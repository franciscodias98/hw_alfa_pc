==> flow/design.v <==
`timescale 1ns / 1ps
module bfs_core_v2( input wire i_clk,
    input wire i_rst,
    input wire i_en,
    input wire [152-1:0] i_doutb,
    input wire [15:0] i_branch_count,
    output reg o_finish_bfs,
    output reg [64-1:0] o_occ_code,
    output reg [15:0] o_branch_count,
    output reg o_send_to_ddr_occ_code,
    output reg [152-1:0] o_dinb,
    output reg o_we_b,
    output reg [16-1:0] addrb_read,
    output wire [7:0] debug_occ_code,
    output reg [3:0] state,
    output reg [15:0] stack_addr, 
    output reg [15:0] o_bfs_branch_count,
    output wire [7:0] occ_code_0,
    output wire [7:0] occ_code_1,
    output wire [7:0] occ_code_2,
    output wire [7:0] occ_code_3,
    output wire [7:0] occ_code_4,
    output wire [7:0] occ_code_5,
    output wire [7:0] occ_code_6,
    output wire [7:0] occ_code_7,
    output reg [7:0] occ_code_reg,
    input wire [15:0] i_doutb_uram,
    output reg [15:0] o_dina_uram,
    output reg o_we_uram,
    output reg [15:0] o_addra_uram,
    output reg [15:0] o_addrb_uram,
    output reg o_ena_uram,
    output reg o_enb_uram,
    output reg [15:0] o_leaf_count,
    output wire [3:0] number_of_children
    );
    reg [7:0] counter;
    reg [65535:0] aux_already_visited;   
    reg flag_reading;
    reg [3:0] counter_2;
    reg [4:0] max_depth;
    integer i;
    integer j;
    reg [3:0] k;
    reg [3:0] stack_occupied_addr [0:7];
    wire [7:0] aux_occupancy_code;
    wire [15:0] aux_table_addrs [7:0];
    wire aux_addr_stack_visited;
    reg [151:0] branch_aux;
    reg [23:0] aux_regs;
    reg flag_depth;
    assign aux_table_addrs[0] = i_doutb[151:136];
    assign aux_table_addrs[1] = i_doutb[135:120];
    assign aux_table_addrs[2] = i_doutb[119:104];
    assign aux_table_addrs[3] = i_doutb[103:88];
    assign aux_table_addrs[4] = i_doutb[87:72];
    assign aux_table_addrs[5] = i_doutb[71:56];
    assign aux_table_addrs[6] = i_doutb[55:40];
    assign aux_table_addrs[7] = i_doutb[39:24];
    assign branch = i_doutb;
    assign aux_occupancy_code[7] = (i_doutb[151:136] && 1);
    assign aux_occupancy_code[6] = (i_doutb[135:120] && 1);
    assign aux_occupancy_code[5] = (i_doutb[119:104] && 1);
    assign aux_occupancy_code[4] = (i_doutb[103:88] && 1);
    assign aux_occupancy_code[3] = (i_doutb[87:72] && 1);
    assign aux_occupancy_code[2] = (i_doutb[71:56] && 1);
    assign aux_occupancy_code[1] = (i_doutb[55:40] && 1);
    assign aux_occupancy_code[0] = (i_doutb[39:24] && 1);
    assign number_of_children = (i_doutb[151:136] && 1) + (i_doutb[135:120] && 1) + (i_doutb[119:104] && 1) 
                                + (i_doutb[103:88] && 1) + (i_doutb[87:72] && 1) + (i_doutb[71:56] && 1) 
                                + (i_doutb[55:40] && 1) + (i_doutb[39:24] && 1);
    assign debug_occ_code = aux_occupancy_code;
    assign occ_code_0 = o_occ_code[63-:8];
    assign occ_code_1 = o_occ_code[55-:8];
    assign occ_code_2 = o_occ_code[47-:8];
    assign occ_code_3 = o_occ_code[39-:8];
    assign occ_code_4 = o_occ_code[31-:8];
    assign occ_code_5 = o_occ_code[23-:8];
    assign occ_code_6 = o_occ_code[15-:8];
    assign occ_code_7 = o_occ_code[7-:8];
    wire [4:0] depth_aux;
    assign depth_aux = i_doutb[7:3];
    reg flag;
    always @(posedge i_clk) begin
        if(!i_rst)begin
            o_finish_bfs <= 0;
            addrb_read <= 2;
            o_occ_code <= 0;
            counter <=0;
            stack_addr <= 0;
            o_we_b <= 0;
            k <= 0;
            j <= 0;
            aux_already_visited <= 0;
            o_branch_count <= 0;
            o_dinb <= 0;
            o_bfs_branch_count <= 0;
            o_addra_uram <= 1;
            o_addrb_uram <= 1;
            o_ena_uram <= 0;
            o_enb_uram <= 0;
            o_dina_uram <= 0;
            o_leaf_count <= 0;
            counter_2 <= 0;
            branch_aux <=0;
            aux_regs <= 0;
            max_depth <= 13;
        end else begin
            case (state)
                0: begin  
                    o_finish_bfs <= o_finish_bfs;
                    o_send_to_ddr_occ_code <= 0;
                    o_ena_uram <= 1;
                    o_enb_uram <= 1;
                    branch_aux <= i_doutb;
                end
                1: begin  
                    if(i_doutb[7:3] != max_depth) begin 
                        for(k=0;k<8;k=k+1) begin
                            if(aux_table_addrs[k] > 1) begin
                                aux_regs[23-(stack_addr*3) -:3] = k;
                                stack_addr = stack_addr + 1;
                            end else if(aux_table_addrs[k] == 1) begin
                                o_leaf_count = o_leaf_count + 1;
                            end
                        end
                    end                   
                    o_bfs_branch_count <= o_bfs_branch_count + 1;
                    occ_code_reg <= aux_occupancy_code;
                    branch_aux <= i_doutb;
                end
                4: begin
                    o_dinb <= 152'b0;
                    k<=0;  
                    if(number_of_children > 1 && branch_aux[7:3] != max_depth) begin
                        if(counter_2 < number_of_children - 1) begin
                            o_addra_uram <= o_addra_uram + 1;  
                            o_addrb_uram <= o_addrb_uram + 1;  
                            o_dina_uram <= branch_aux[151 -(aux_regs[23-(counter_2*3)-:3])*16 -:16];
                            counter_2 <= counter_2 + 1;
                            o_we_uram <= 1;
                        end else begin
                            o_we_uram <= 0;
                            counter_2 <= 0;
                        end     
                    end else begin
                        flag <= 1;
                        o_we_uram <=0;
                    end
                end
                2: begin  
                    o_we_b <= 0;
                    o_dinb <= 152'b0;
                    o_we_uram <= 0;
                    counter_2 <= 0;
                     o_occ_code[63-(8*counter)-:8] <= occ_code_reg;
                    if(branch_aux[7:3] == max_depth) begin
                        addrb_read <= i_doutb_uram;  
                        o_addrb_uram <= o_addrb_uram - 1;
                        o_addra_uram <= o_addra_uram - 1;
                        flag_depth <= 1;                    
                    end else begin
                        addrb_read <= branch_aux[151 -(aux_regs[23-((stack_addr-1)*3)-:3])*16 -:16]; 
                        stack_addr <= 0;
                        aux_regs <= 0;
                        flag_depth <= 0; 
                    end
                    if(o_branch_count == i_branch_count) begin  
                        o_finish_bfs <= 1;
                        o_send_to_ddr_occ_code <= 1;
                    end else begin
                        o_branch_count <= o_branch_count + 1;
                    end
                    if (counter < 7) begin
                        counter <= counter + 1;
                    end else begin
                        counter <= 0;
                        o_send_to_ddr_occ_code <= 1; 
                    end   
                end 
                3: begin  
                    o_send_to_ddr_occ_code <= 0;
                    o_we_b <= 0;
                    branch_aux <= i_doutb;
                    aux_regs <= 0;
                    stack_addr <= 0;
                end
                default: begin
                end
            endcase
        end
    end
    always @(posedge i_clk) begin
        if (!i_rst) begin
            state <= 0;
        end
        else begin
            case (state)
                0:  
                begin
                    if(i_en && o_finish_bfs == 0)
                        state <= 1;
                    else
                        state <= 0;                 
                end
                1:  
                begin
                    if(o_branch_count <= i_branch_count)
                        state <= 4; 
                    else 
                        state <= 2;
                end
                4:  
                begin
                    if(counter_2 < number_of_children-1 && (o_branch_count < i_branch_count) && (branch_aux[7:3] != max_depth) ) begin
                        state <= 4;
                    end else
                        state <= 2;
                end
                2:  
                begin
                    if (o_finish_bfs) begin
                        state <= 0;
                    end else begin
                        state <= 3;
                    end
                end
                3: begin  
                    if(!o_finish_bfs) begin
                        if((o_branch_count <= i_branch_count))  
                            state <= 1;
                        else 
                            state <= 2;
                    end else begin
                        state <= 0;
                    end
                end
                default: 
                begin
                end
            endcase
        end
    end
endmodule
[Reports on bfs_core_v2]
What the tools print for bfs_core_v2, step after step.
Lines are those of the file above, counted from 1.
Cell names lack the library's common part.
Not given: -
Set-up
  top: bfs_core_v2
  clock port: i_clk
  standard-cell library: sky130hd
  library corner: tt_025C_1v80

[Word-level counts]
Counts by Yosys on the flattened word-level netlist (proc, flatten, opt, wreduce; memories kept). Register bits leave out memories and registers merged into their read ports (data or address). Print and check cells are left out.
Word-level totals
  input bits: 187
  output and inout bits: 438
  cells after elaboration: 359
  flip-flop bits (word level): 396
Cells by class
  equality and inequality tests: 22
  magnitude comparators: 13
  add/sub/neg operators: 81
  bitwise operators: 29
  shift-type cells: 21
  multipliers: 10
  reductions and logical operators: 37
  muxes and demuxes: 127
Operator list (number)
  16-bit two-way mux: 75
  24-bit two-way mux: 31
  16-bit by 32-bit logical AND with 1-bit output (second input constant): 16
  3-bit by 33-bit variable shift with 24-bit output (first input constant): 11
  16-bit by 1-bit adder with 16-bit output (second input constant): 20
  152-bit by 11-bit indexed select with 16-bit output: 2
  32-bit negation with 33-bit output: 9
  16-bit by 2-bit multiplier with 18-bit output (second input constant): 8
  24-bit AND: 8
  24-bit bitwise OR: 8
  24-bit inverter: 8
  20-bit by 3-bit subtractor with 21-bit output (second input constant): 8
  19-bit by 2-bit adder with 20-bit output (second input constant): 8
  5-bit by 18-bit subtractor with 19-bit output (first input constant): 8
  16-bit by 1-bit greater-than comparator with 1-bit output (second input constant): 8
  16-bit by 1-bit equality test with 1-bit output (second input constant): 8
  24-bit parallel mux with 3-bit select: 1
  1-bit by 33-bit variable shift with 24-bit output (first input constant): 2
  2-bit by 33-bit variable shift with 24-bit output (first input constant): 2
  64-bit AND: 1
  64-bit bitwise OR: 1
  64-bit inverter: 1
  8-bit by 33-bit variable shift with 64-bit output: 1
  8-bit by 33-bit variable shift with 64-bit output (first input constant): 1
  16-bit parallel mux with 2-bit select: 2
  17-bit by 3-bit multiplier with 20-bit output (second input constant): 1
  16-bit parallel mux with 3-bit select: 1
  16-bit by 1-bit subtractor with 16-bit output (second input constant): 2
Other operator kinds: 55; their cells: 88.

[Logic depth]
Yosys ltp: most cells in a row. Word level: on the elaborated netlist, between registers, memories and ports. Mapped: between sequential cells and ports; inverters and the memories' decode and read muxes count.
Depth
  depth in word-level cells: 54
  ABC_AREA: 0
  gate-level depth with buffers: 52
  depth with buffers taken out: 49

[Mapped cells and area]
Yosys stat after the flow's synthesis: flattened, memories mapped to cells. It holds for the ABC_AREA given above (unset counts as 0); a run with the other value may have another netlist.
Cell types
  dfxtp_1: number 385, total area 7.71E+03 um2
  ha_1: number 458, total area 5.73E+03 um2
  nand2_1: number 804, total area 3.02E+03 um2
  xnor2_1: number 334, total area 2.93E+03 um2
  a21oi_1: number 489, total area 2.45E+03 um2
  nor2_1: number 618, total area 2.32E+03 um2
  xor2_1: number 218, total area 1.91E+03 um2
  buf_4: number 222, total area 1.67E+03 um2
  mux2i_1: number 167, total area 1.67E+03 um2
  mux4_2: number 57, total area 1.28E+03 um2
  inv_1: number 331, total area 1.24E+03 um2
  o21ai_0: number 220, total area 1.1E+03 um2
  nand3_1: number 208, total area 1.04E+03 um2
  nor3_1: number 174, total area 870.835 um2
  clkbuf_1: number 229, total area 859.574 um2
  nand4_1: number 99, total area 619.344 um2
  a21o_1: number 72, total area 540.518 um2
  nor4_1: number 80, total area 500.48 um2
Other cell types: 106; their cells: 1340.
Mapped netlist
  buffers: 483
  cells in the netlist: 6505
  synthesis area: 48445.2 um2
  mapped flip-flops: 395
  sequential part of the area: 8007.7 um2

[Timing after synthesis]
Source: OpenSTA report_checks on the synthesized netlist (no wires, ideal clock, input and output delay 20% of the period each), path of least setup slack; recovery checks are left aside. Register names are those of the netlist, which keeps one name where synthesis merged equal registers.
Path after synthesis
  path kind: in2reg
  start: input i_doutb[146]
  end: register aux_regs[22]
  period: 16.7 ns
  driving pins on the path: 44
  external input delay: 3.340 ns
  library setup time: 0.120 ns
  slack: 3.517 ns
  required time: 16.580 ns
  buffers on the path: 3
  time at the first pin: 3.340 ns
  path delay: 9.844 ns
  data arrival time: 13.064 ns
  synthesis period reached: 13.183 ns
"path delay" is the arrival time less input delay plus setup time.
"driving pins on the path": output pins that drive a net of the path, with the launching flip-flop's if there is one; two outputs of one cell count as two.
"synthesis period reached" = period - worst setup slack (recovery checks aside). The figure is calculated, with input and output delays left at 20% of the set period.
The rows between start and end are the longest chain of elaborated cells between them; the timing report does not say that the signal goes this way. Where chains are equally long, one stands for them.
Each line given opens the expression or statement behind the cell; cells for indexed reads and writes are added by Yosys, which also makes memories of some case tables.
A register here has more assigning lines than the two given.
Where a signal picks the word or bit written, the line may be left out of the assigning lines.
Between the ends, after synthesis
  cell sequence: nor4_2 > and2_1 > clkbuf_1 > nand2_1 > a21o_1 > ha_1 > nor2_1 > a21oi_2 > ha_1 > nand2_1 > o21ai_1 > clkbuf_1 > ha_1 > nand2_1 > o21ai_2 > ha_1 > nand2_1 > o21ai_1 > (+8 left out) > inv_1 > fa_1 > nor2b_1 > o21ai_0 > a21boi_0 > nor2_1 > or3_1 > nor3_1 > mux2_2 > o21ai_0 > or3b_2 > nor4_1 > xor2_1 > and3_1 > and4_1 > nand2_1 > o221ai_1 > a211o_1
  length of the longest elaborated chain: 53
  elaborated cells between the ends (all ways): 135
  RTL lines with such cells: 6
  those cells by class: add/sub (34); mul (7); compare (1); shift (13); mux (59); logic (21)
RTL lines, path after synthesis
  start: declaration: RTL line 5  | input wire [152-1:0] i_doutb,
  16-bit by 1-bit greater-than comparator with 1-bit output: RTL line 120  | if(aux_table_addrs[k] > 1) begin
  16-bit two-way mux: RTL line 120
  16-bit two-way mux: RTL line 118  | if(i_doutb[7:3] != max_depth) begin
  16-bit two-way mux: RTL line 109  | case (state)
  16-bit two-way mux: RTL line 85  | if(!i_rst)begin
  16-bit by 2-bit multiplier with 18-bit output: RTL line 121  | aux_regs[23-(stack_addr*3) -:3] = k;
  5-bit by 18-bit subtractor with 19-bit output: RTL line 121
  (+39 left out)
  24-bit two-way mux: RTL line 109
  24-bit two-way mux: RTL line 85
  24-bit AND: RTL line 121
  24-bit bitwise OR: RTL line 121
  24-bit two-way mux: RTL line 120
  24-bit two-way mux: RTL line 118
  24-bit parallel mux with 3-bit select: RTL line 109
  end: assignment: RTL line 106  | aux_regs <= 0;
  end: assignment: RTL line 165  | aux_regs <= 0;
  end: declaration: RTL line 50  | reg [23:0] aux_regs;

[Worst path after layout]
Path of least setup slack in the final report of stored run 2 (OpenROAD, finished layout, wires in). Where an end is a register, its clock arrival counts in the times.
Path after layout
  path kind: in2reg
  start: input i_doutb[150]
  end: register aux_regs[13]
  slack: 0.53 ns
  period: 12.7 ns
  data arrival time: 12.69 ns
  driving pins on the path: 48
  time at the first pin: 2.54 ns
  required time: 13.23 ns
  external input delay: 2.54 ns
  buffers on the path: 7
  library setup time: 0.08 ns
The rows between start and end are the longest chain of elaborated cells between them; the timing report does not say that the signal goes this way. Where chains are equally long, one stands for them.
A register here has more assigning lines than the two given.
Where a signal picks the word or bit written, the line may be left out of the assigning lines.
Between the ends, after layout
  cell sequence: clkdlybuf4s50_1 > nor4_4 > buf_4 > and2_4 > nand2_1 > buf_4 > and4_1 > xnor2_1 > inv_1 > ha_1 > and2_1 > o2111ai_1 > buf_4 > nor2_1 > xnor2_1 > xor2_1 > inv_1 > ha_1 > (+12 left out) > or4_1 > or3_1 > o21ai_2 > o21bai_1 > a21oi_2 > nor2b_1 > o21bai_1 > mux2i_1 > xnor2_1 > a211o_1 > a211o_4 > buf_4 > nor2_4 > o21ai_2 > o22ai_2 > nor2_1 > a221o_1 > a311oi_2
  length of the longest elaborated chain: 53
  elaborated cells between the ends (all ways): 135
  RTL lines with such cells: 6
  those cells by class: add/sub (34); mul (7); compare (1); shift (13); mux (59); logic (21)
RTL lines, path after layout
  start: declaration: RTL line 5  | input wire [152-1:0] i_doutb,
  16-bit by 1-bit greater-than comparator with 1-bit output: RTL line 120  | if(aux_table_addrs[k] > 1) begin
  16-bit two-way mux: RTL line 120
  16-bit two-way mux: RTL line 118  | if(i_doutb[7:3] != max_depth) begin
  16-bit two-way mux: RTL line 109  | case (state)
  16-bit two-way mux: RTL line 85  | if(!i_rst)begin
  16-bit by 2-bit multiplier with 18-bit output: RTL line 121  | aux_regs[23-(stack_addr*3) -:3] = k;
  5-bit by 18-bit subtractor with 19-bit output: RTL line 121
  (+39 left out)
  24-bit two-way mux: RTL line 109
  24-bit two-way mux: RTL line 85
  24-bit AND: RTL line 121
  24-bit bitwise OR: RTL line 121
  24-bit two-way mux: RTL line 120
  24-bit two-way mux: RTL line 118
  24-bit parallel mux with 3-bit select: RTL line 109
  end: assignment: RTL line 106  | aux_regs <= 0;
  end: assignment: RTL line 165  | aux_regs <= 0;
  end: declaration: RTL line 50  | reg [23:0] aux_regs;

==> results <==
bfs_core_v2 through Yosys and OpenROAD on sky130hd: 2 stored runs, unordered, with their settings and measured results. The constraints put input and output delay at 20% of the set period each and load the outputs with 0.01 pF.
"achieved clock period (ns)" is the run's clock period less its worst setup slack. It is reckoned from that one timing run; input and output delays stay at 20% of the period that was set.
By "worst setup path time (ns)" is meant the share of the clock period that the worst setup path is allowed (20% is reserved at inputs, 20% at outputs), minus its slack. Clock arrival times at its registers enter into it.
"finish__power__total": no workload was simulated; the value follows from the tool's default switching activity.

settings of stored run 1
{
  "period_ns": 10.1,
  "CORE_UTILIZATION": 62,
  "PLACE_DENSITY_LB_ADDON": 0.1,
  "CORE_ASPECT_RATIO": 0.69,
  "CORE_MARGIN": 6,
  "CELL_PAD_IN_SITES_GLOBAL_PLACEMENT": 1,
  "GPL_ROUTABILITY_DRIVEN": 0,
  "CTS_CLUSTER_DIAMETER": 122,
  "SLEW_MARGIN": 40,
  "MIN_ROUTING_LAYER": "met1",
  "CAP_MARGIN": 20
}
report of stored run 1: did not finish, place, FLW-0024

settings of stored run 2
{
  "period_ns": 12.7,
  "CAP_MARGIN": 20,
  "CORE_MARGIN": 2,
  "CORE_UTILIZATION": 40,
  "SLEW_MARGIN": 20
}
report of stored run 2
yosys chip area after synthesis (um^2): 48445.2
finish__design__die__area: 123911.0
finish__design__instance__utilization: 0.4988
finish__timing__setup__ws: 0.534
finish__timing__hold__ws: 0.468
finish__power__total: 7.379e-03
achieved clock period (ns): 12.166
worst setup path time (ns): 9.63
worst setup path kind: in2reg
