==> flow/design.v <==
`timescale 1ns / 1ps
module control_unit#(
    parameter DDR_BASE_ADDRESS =32'h0F000000
)(
    input wire i_clk,
    input wire i_rst,
    input wire i_start,
    input wire i_initreadtxn,
    input wire i_read_TxnDone,
    input wire i_write_TxnDone,
    input wire [31:0] n_points,
    input wire [31:0] i_point_cloud_size,
    output reg o_finish,
    output reg [31:0] o_read_address,
    output reg [2:0] mod_int_state,
    input wire i_finish_octree_core,
    input wire i_need_new_points,   
    output reg o_en_octant_core,
    input wire i_finish_bfs_core,
    output reg o_en_bfs_core,
    output reg o_select_mux
    );
    reg flag_finish;
    always @(posedge i_clk) begin
        if(!i_rst) begin
            mod_int_state <= 0;
            o_finish <= 0;
            flag_finish <= 0;
            o_read_address <= DDR_BASE_ADDRESS;
        end else begin
            case (mod_int_state)
                0: begin
                    o_finish <= 0;
                    o_en_octant_core <= 0;
                    o_en_bfs_core <= 0;
                    if (i_start) begin
                        mod_int_state <= 1;
                    end
                end
                1: begin  
                    if(i_read_TxnDone && !i_initreadtxn) begin 
                        mod_int_state <= 2;
                        o_read_address <= DDR_BASE_ADDRESS + (n_points<<3);
                    end
                end
                2: begin  
                    mod_int_state <= 3;
                    o_en_octant_core <= 1;
                end
                3: begin  
                    if (i_finish_octree_core) begin
                        mod_int_state <= 4;
                        o_select_mux <= 1;
                        o_en_bfs_core <= 1;
                        o_en_octant_core <= 0;
                    end else if (i_need_new_points) begin
                        mod_int_state <= 1;  
                    end
                end
                4: begin
                    if(i_write_TxnDone && i_finish_bfs_core)  
                    begin
                        mod_int_state <= 0;
                        o_finish <= 1;
                        o_select_mux <= 0;  
                        o_en_bfs_core <= 0;                        
                    end
                end
                default: begin
                    mod_int_state <= 0;
                end
            endcase
        end
    end
endmodule
Step by step through the tools: control_unit. The steps from the RTL of control_unit to its reports follow in flow order. Line numbers count from 1 in the design file above. Operators: Yosys type, input widths -> output width; for muxes data width and select width s. Library cell names are shortened. Not given: n/a

Design top: control_unit. Clock input: i_clk. Cell library: sky130hd. Library corner: tt_025C_1v80.

Word-level counts. Source: Yosys, flattened and elaborated, memories not mapped. Widths are those after wreduce. Registers that Yosys merges into a memory's read port (data or address) are not register bits. Print and check cells do not count. Equal cells are merged and count once.

For register bits after elaboration the number is 39. For latch bits the number is 0. Under memory bits (writable) stands 0. Under memory bits (read-only) stands 0. Under clocked read ports x word width stands 0. The entry for memories kept reads 0.

Add/subtract/negate cells: 1. The entry for $mul reads 0. The entry for div/mod/pow operators reads 0. Under magnitude comparators stands 0. Under equality and inequality tests stands 9. The entry for shifts and indexed selects reads 0. For mux-type cells the number is 14. Bitwise gates (word level): 0. For reduce/logical cells the number is 14.

Operator list (count): $add 28x32->32 const A (1); $pmux 3 s5 (1); $mux 3 (5); $reduce_and 4->1 (3); $ne 2x2->1 const B (4); $eq 3x2->1 const B (2); $reduce_bool 3->1 (2); $pmux 1 s3 (2); $reduce_and 2->1 (2); $reduce_bool 2->1 (2); $pmux 1 s2 (2); $mux 1 (4); $eq 3x1->1 const B (1); $eq 3x3->1 const B (1); $ne 3x3->1 const B (1); $logic_not 3->1 (1); $reduce_and 3->1 (1); $logic_and 1x1->1 (2); $logic_not 1->1 (1).

Logic depth. Yosys ltp: most cells in a row. Word level: on the elaborated netlist, between registers, memories and ports. Mapped: between sequential cells and ports; inverters and the memories' decode and read muxes count.

The figure for word-level depth is 4. For ABC_AREA the number is 1. Depth in mapped cells: 9. The figure for gate-level depth less buffers is 9.

Netlist. Yosys stat after the flow's synthesis: flattened, memories mapped to cells. It holds for the ABC_AREA given above (unset counts as 0); a run with the other value may have another netlist. Totals and module areas in this step are rounded.

Cells by type (count): dfxtp_1 (33); nor2_1 (50); nand2_1 (27); edfxtp_1 (3); o21ai_1 (16); nor2_2 (12); inv_1 (18); nand3_1 (12); buf_6 (5); o21ai_0 (11); a21oi_1 (6); buf_4 (3); nor2_8 (1); nand3_4 (1); nand3b_1 (2); ha_1 (1); clkbuf_1 (3); xnor2_1 (1).

Not listed: further types 7, cells in them 8.

For standard cells after synthesis the number is 213. Chip area (Yosys): 1615 sq um. The figure for flip-flops is 36.

Timing after synthesis. Path of least setup slack by OpenSTA after synthesis, without wires, with an ideal clock, recovery checks aside; 20% of the period is set as input and as output delay. Where synthesis merged equal registers, the netlist keeps one of their names.

Kind: reg-to-reg. Start point: register mod_int_state[2]. End point: register o_select_mux. For clock period the number is 1770 ps. Under setup time stands 304 ps. Under arrival stands 1010 ps. Data required time: 1466 ps. Setup slack: 456 ps. Path delay: 1314 ps. Driving pins on the path: 7. For path buffers the number is 0. The figure for synthesis period reached is 1314 ps.

"path delay" = arrival - input delay + setup time. "driving pins on the path": output pins that drive a net of the path, with the launching flip-flop's if there is one; two outputs of one cell count as two. "synthesis period reached" is the clock period less the worst setup slack; recovery checks do not enter. This is arithmetic on one report: input and output delays are still those of the set period (20% each). Between the ends stands the longest chain of elaborated cells between them, by number of cells; it is not shown to be the way that was timed. Of several equally long chains one is given. Each line given opens the expression or statement behind the cell; cells for indexed reads and writes are added by Yosys, which also makes memories of some case tables. At most two assigning lines are given for a register; there are more. Only ways into the end's enable, where the timed path ends, are counted here.

Path through: dfxtp_1 -> inv_2 -> nand3_1 -> inv_1 -> nand2_1 -> nand3_1 -> a21oi_1. Length of the longest elaborated chain: 3. The figure for elaborated cells on any way between the ends is 6.

RTL lines, path after synthesis: from (decl) (RTL line 15) `output reg [2:0] mod_int_state,`; from (assign) (RTL line 26) `mod_int_state <= 0;`; from (assign) (RTL line 37) `mod_int_state <= 1;`; $eq 3x2->1 (RTL line 31) `case (mod_int_state)`; $reduce_bool 2->1; $reduce_and 4->1; to (assign) (RTL line 53) `o_select_mux <= 1;`; to (assign) (RTL line 65) `o_select_mux <= 0;`; to (decl) (RTL line 21) `output reg o_select_mux`.

Worst path after layout. From the final timing report of flow run 1: the path of least setup slack in the routed layout; clock arrival at registers is part of the times. The path's times are printed in steps of 10 ps; the period is the one set.

Kind: input-to-reg. Start point: input port i_finish_bfs_core. End point: register o_select_mux. For clock period the number is 1110 ps. External input delay: 220 ps. Under setup time stands 280 ps. Under arrival stands 1220 ps. Data required time: 1100 ps. Setup slack: -130 ps. Driving pins on the path: 5. For path buffers the number is 1.

Between the ends stands the longest chain of elaborated cells between them, by number of cells; it is not shown to be the way that was timed. Of several equally long chains one is given. Only ways into the end's enable, where the timed path ends, are counted here.

Path through: clkdlybuf4s50_1 -> nand2_2 -> nand3_4 -> nand3_2 -> a21oi_4. Length of the longest elaborated chain: 3. The figure for elaborated cells on any way between the ends is 3.

RTL lines, path post-layout: from (decl) (RTL line 19) `input wire i_finish_bfs_core,`; $logic_and 1x1->1 (RTL line 61) `if(i_write_TxnDone && i_finish_bfs_core)`; $ne 2x2->1; $reduce_and 4->1; to (assign) (RTL line 53) `o_select_mux <= 1;`; to (assign) (RTL line 65) `o_select_mux <= 0;`; to (decl) (RTL line 21) `output reg o_select_mux`.

control_unit through Yosys and OpenROAD on sky130hd: 2 stored runs, unordered, with their settings and measured results. The constraints put input and output delay at 20% of the set period each and load the outputs with 0.01 pF. "clock period reached" is the run's clock period less its worst setup slack. It is reckoned from that one timing run; input and output delays stay at 20% of the period that was set. "overall power": no workload was simulated; the value follows from the tool's default switching activity. Values from the reports are rounded here.

Files of flow run 1:
==> flow/run.sh <==
#!/bin/bash
# the make line also repeats the synthesis and layout settings of config.mk as NAME=value (left out here)
make -C /OpenROAD-flow-scripts/flow DESIGN_CONFIG=/design/flow/config.mk WORK_HOME=/design/flow/orfs CLKGATE_MAP_FILE= finish
==> flow/config.mk <==
export PLATFORM = sky130hd
export DESIGN_NAME = control_unit
export DESIGN_NICKNAME = control_unit
export VERILOG_FILES = /design/flow/design.v
export SDC_FILE = /design/flow/constraint.sdc
export NUM_CORES = 4
export LEC_CHECK = 0
export ABC_AREA = 1
export CAP_MARGIN = 20
export CELL_PAD_IN_SITES_DETAIL_PLACEMENT = 2
export CORE_ASPECT_RATIO = 0.59
export CORE_MARGIN = 2
export CORE_UTILIZATION = 19
export GPL_ROUTABILITY_DRIVEN = 0
export HOLD_SLACK_MARGIN = 0.18
export PLACE_DENSITY = 0.44
export SETUP_SLACK_MARGIN = 0.16
export SLEW_MARGIN = 20
==> flow/constraint.sdc <==
create_clock -name core_clock -period 1.11 [get_ports {i_clk}]
set_input_delay 0.2220 -clock core_clock [delete_from_list [all_inputs] [get_ports {i_clk}]]
set_output_delay 0.2220 -clock core_clock [all_outputs]
set_load 0.01 [all_outputs]

Results of flow run 1. The chip area after synthesis (Yosys) comes to 1615 sq um. The die outline area stands at 9281 sq um. The post-route utilization is 38.5%. The worst setup slack after layout is -126 ps. The final worst hold slack comes to 294 ps. The overall power reads 4.505 mW. The clock period reached stands at 1236 ps.

Files of flow run 2:
==> flow/run.sh <==
#!/bin/bash
# the make line also repeats the synthesis and layout settings of config.mk as NAME=value (left out here)
make -C /OpenROAD-flow-scripts/flow DESIGN_CONFIG=/design/flow/config.mk WORK_HOME=/design/flow/orfs CLKGATE_MAP_FILE= finish
==> flow/config.mk <==
export PLATFORM = sky130hd
export DESIGN_NAME = control_unit
export DESIGN_NICKNAME = control_unit
export VERILOG_FILES = /design/flow/design.v
export SDC_FILE = /design/flow/constraint.sdc
export NUM_CORES = 4
export LEC_CHECK = 0
export CAP_MARGIN = 20
export CELL_PAD_IN_SITES_DETAIL_PLACEMENT = 0
export CORE_ASPECT_RATIO = 1.24
export CORE_MARGIN = 2
export CORE_UTILIZATION = 61
export CTS_CLUSTER_DIAMETER = 184
export MIN_ROUTING_LAYER = met2
export PLACE_DENSITY_LB_ADDON = 0.29
export SETUP_SLACK_MARGIN = 0.33
export SLEW_MARGIN = 20
==> flow/constraint.sdc <==
create_clock -name core_clock -period 1.92 [get_ports {i_clk}]
set_input_delay 0.3840 -clock core_clock [delete_from_list [all_inputs] [get_ports {i_clk}]]
set_output_delay 0.3840 -clock core_clock [all_outputs]
set_load 0.01 [all_outputs]

Outcome of flow run 2: did not finish, placement stopped with FLW-0024.
